==> flow/design.v <==
`timescale 1ms / 1ms
module controller(
    input Reset,
    input Clk,
    input Exp_increase,
    input Exp_decrease,
    input Init,
    output reg NRE_1,
    output reg NRE_2,
    output reg ADC,
    output reg Erase,
    output reg Expose
    );
    reg [2:0] state = 0;
    parameter IDLE = 0, EXPOSURE=1, READOUT_1=2, WAIT=3, READOUT_2=4;
    reg exp_start = 0;
    reg readout_start = 0;
    reg [4:0] exp_counter = 0;  
    reg [2:0] readout_counter = 0;  
    reg [4:0] exp_limit  = 10;
    reg [2:0] readout_limit  = 7;
    always @(posedge Clk) begin
        if (Reset == 1) begin
            NRE_1 <= 1;
            NRE_2 <= 1;
            ADC <= 0;
            Erase <= 1;
            Expose <= 0;
            state <= IDLE;
            exp_start <= 0;
            exp_counter <= 0;
            readout_start <= 0;
            readout_counter <= 0;
        end else begin
            case (state)
                IDLE: begin
                    NRE_1 <= 1;
                    NRE_2 <= 1;
                    ADC <= 0;
                    Erase <= 1;
                    Expose <= 0;
                    exp_start <= 0;
                    exp_counter <= 0;
                    readout_start <= 0;
                    readout_counter <= 0;
                    if (Init == 1) begin
                        state <= EXPOSURE;
                    end
                end
                EXPOSURE: begin
                    Erase <= 0;
                    Expose <= 1;
                    exp_start <= 1;
                    if (exp_counter == exp_limit) begin
                        state <= READOUT_1;
                        Expose <= 0;
                    end
                end
                READOUT_1: begin
                    Expose <= 0;
                    exp_start <= 0;
                    exp_counter <= 0;
                    NRE_1 <= 0;
                    readout_start <= 1;
                    ADC <= (readout_counter == 4) ? 1 : 0;
                    if (readout_counter == readout_limit) begin
                        state <= WAIT;
                    end
                end
                WAIT: begin
                    readout_counter <= 0;
                    readout_start <= 0;
                    ADC <= 0;
                    NRE_1 <= 1;
                    NRE_2 <= 1;
                    state <= READOUT_2;
                end
                READOUT_2: begin
                    NRE_2 <= 0;
                    readout_start <= 1;
                    ADC <= (readout_counter == 4) ? 1 : 0;
                    if (readout_counter == readout_limit) begin
                        state <= IDLE;
                    end
                end
                default: begin
                    Expose <= 0;
                    exp_start <= 0;
                    state <= IDLE;
                end
            endcase
        end
    end
    always @(posedge Clk) begin
        if (Reset == 1) begin
            exp_limit <= 10;
        end else if (Exp_increase == 1) begin
            exp_limit <= (exp_limit >= 70 
                            ? 70 
                            : exp_limit + 1);
        end else if (Exp_decrease == 1) begin
            exp_limit <= (exp_limit <=2 
                            ? 2 
                            : exp_limit - 1);
        end
    end
    always @(posedge Clk)
    begin
        if (Reset) begin
            exp_counter <= 0;
        end else if (exp_start) begin
            exp_counter <= exp_counter + 1;
        end
    end
    always @(posedge Clk)
    begin
        if (Reset) begin
            readout_counter <= 0;
        end else if (readout_start) begin
            readout_counter <= readout_counter + 1;
        end
    end
endmodule
Reports on controller. What the tools print for controller, step after step. Lines are those of the file above, counted from 1. Operators carry their Yosys type and port widths (W data, S select, Z words). Library cell names are shortened. A cell with -- has no value.

Design top: controller. Clock input: Clk. Library: sky130hd. Corner: tt_025C_1v80.

After elaboration. Counts by Yosys on the flattened word-level netlist (proc, flatten, opt, wreduce; memories kept). Register bits leave out memories and registers merged into their read ports (data or address). Print and check cells are left out. Cells with the same type and inputs are merged into one.

The figure for reduce/logical cells is 12. The figure for magnitude comparators is 2. The entry for add/subtract/negate cells reads 2. Under bitwise operators stands 2. The figure for muxes and demuxes is 13. The entry for equal/unequal tests reads 6.

Operator list (count): $mux W5 (4); $pmux W3 S4 (1); $reduce_bool A2 Y1 (4); $pmux W1 S2 (4); $ge A5 B7 Y1 const B (1); $reduce_or A2 Y1 (3); $eq A3 B2 Y1 const B (2); $mux W3 (2); $add A5 B1 Y5 const B (1); $sub A5 B1 Y5 const B (1); $le A5 B2 Y1 const B (1); $logic_not A5 Y1 (1); $ne A2 B2 Y1 const B (2); $reduce_and A4 Y1 (1); $reduce_or A4 Y1 (1); $eq A3 B1 Y1 const B (1); $eq A3 B3 Y1 const B (1); $logic_not A3 Y1 (1); $reduce_bool A3 Y1 (1); $not A1 Y1 (2); $mux W1 (2).

Input port bits: 5. The entry for output and inout bits reads 5. For bits in registers the number is 13.

Depth. Yosys ltp: most cells in a row. Word level: on the elaborated netlist, between registers, memories and ports. Mapped: between sequential cells and ports; inverters and the memories' decode and read muxes count.

The figure for word-level depth is 4. Under ABC_AREA stands 0. For depth in mapped cells the number is 5.

Synthesis result. Yosys stat after the flow's synthesis: flattened, memories mapped to cells. It holds for the ABC_AREA given above (unset counts as 0); a run with the other value may have another netlist. The area totals of this step are shown rounded.

Cells by type (count): dfxtp_1 (12); a41oi_1 (3); a21oi_1 (5); ha_1 (2); buf_6 (2); inv_1 (6); nand3_1 (4); and3_1 (3); nor2_1 (5); a221oi_2 (1); nand2_1 (4); o21ai_0 (3); a31oi_1 (2); nor2b_1 (2); or2_1 (2); nor3_1 (2); nor3_2 (1); o21ai_1 (2).

Other cell types: 20; their cells: 21.

The figure for mapped cells is 82. The entry for flip-flop cells reads 12. The entry for buffers reads 6. The figure for chip area (Yosys) is 676 um^2.

Path before layout. Source: OpenSTA report_checks on the synthesized netlist (no wires, ideal clock, input and output delay 20% of the period each), path of least setup slack; recovery checks are left aside. Register names are those of the netlist, which keeps one name where synthesis merged equal registers.

Path type: register to register. From: register exp_limit[1]. To: register exp_limit[4]. Required time: 1.284 ns. Setup slack: 0.145 ns. Under delay of the path stands 1.225 ns. Under path buffers stands 0. The entry for stages reads 6. Arrival time: 1.139 ns. Under clock period stands 1.37 ns. Under period reached after synthesis stands 1.225 ns.

"delay of the path" = arrival - input delay + setup time. "stages" counts driving pins, that of a launching flip-flop among them; a cell with two outputs on the path counts twice. "period reached after synthesis" is the clock period less the worst setup slack; recovery checks do not enter. This is arithmetic on one report: input and output delays are still those of the set period (20% each). The rows between start and end are the longest chain of elaborated cells between them; the timing report does not say that the signal goes this way. Where chains are equally long, one stands for them. Each line given opens the expression or statement behind the cell; cells for indexed reads and writes are added by Yosys, which also makes memories of some case tables. A register here has more assigning lines than the two given.

Cell sequence: dfxtp_1 > inv_1 > ha_1 > nand3_1 > or2_1 > a221oi_2. Under length of the longest elaborated chain stands 4.

Ends and longest elaborated chain, post-synthesis: start: declaration (RTL line 20) `reg [4:0] exp_limit  = 10;`; start: assignment (RTL line 98) `exp_limit <= (exp_limit >= 70`; start: assignment (RTL line 102) `exp_limit <= (exp_limit <=2`; $sub A5 B1 Y5 (RTL line 104) `: exp_limit - 1);`; $mux W5 (RTL line 102); $mux W5 (RTL line 101) `end else if (Exp_decrease == 1) begin`; $mux W5 (RTL line 97) `end else if (Exp_increase == 1) begin`; end: assignment (RTL line 98); end: assignment (RTL line 102); end: declaration (RTL line 20).

Worst path after layout. Path of least setup slack in the final report of run 1 (OpenROAD, finished layout, wires in). Where an end is a register, its clock arrival counts in the times.

Path type: register to output. From: register Expose. To: output Expose. Under clock period stands 1.7 ns. Setup slack: 0.20 ns. Arrival time: 1.16 ns. The entry for stages reads 2. Required time: 1.36 ns. Output delay: 0.34 ns. Under path buffers stands 1.

A register here has more assigning lines than the two given.

Cell sequence: dfxtp_1 > clkdlybuf4s50_1. Under length of the longest elaborated chain stands 0.

Ends and longest elaborated chain, after layout: start: declaration (RTL line 12) `output reg Expose`; start: assignment (RTL line 28) `Expose <= 0;`; start: assignment (RTL line 41) `Expose <= 0;`; end: declaration (RTL line 12).

--- measured runs ---
Module controller, platform sky130hd: 2 stored runs of the flow (Yosys, OpenROAD) with differing settings, in no particular order. Input and output delays are each 20% of the period that was set; the output load is 0.01 pF. "worst setup path time" = time allowed to the worst setup path (clock period - input delay - output delay, where it has them) - its slack; a late launch clock adds to it, a late capture clock takes from it. The measured numbers are rounded.

Run 1 has these settings: period_ns 1.7; CAP_MARGIN 20; CORE_MARGIN 2; CORE_UTILIZATION 40; SLEW_MARGIN 20. The standard-cell area after layout stands at 785 um^2. The final setup TNS reads 0.000 ns. The utilization of the finished layout is 0.509. The measured worst setup slack after layout is 0.197 ns. The overall die area reads 2030 um^2. The worst setup path time is 1.16 ns. Worst setup path type: register to output. The chip area after synthesis (Yosys) is 676 um^2.

Run 2 has these settings: period_ns 1.25; CORE_UTILIZATION 29; HOLD_SLACK_MARGIN 0.03; CORE_MARGIN 7; CELL_PAD_IN_SITES_GLOBAL_PLACEMENT 2; GPL_ROUTABILITY_DRIVEN 1; CTS_CLUSTER_SIZE 64; CAP_MARGIN 15; SLEW_MARGIN 20. The standard-cell area after layout stands at 977 um^2. The final setup TNS reads 0.000 ns. The utilization of the finished layout is 0.442. The measured worst setup slack after layout is 0.017 ns. The overall die area reads 3880 um^2. The worst setup path time is 1.23 ns. Worst setup path type: register to register. The chip area after synthesis (Yosys) is 676 um^2.
--- end ---
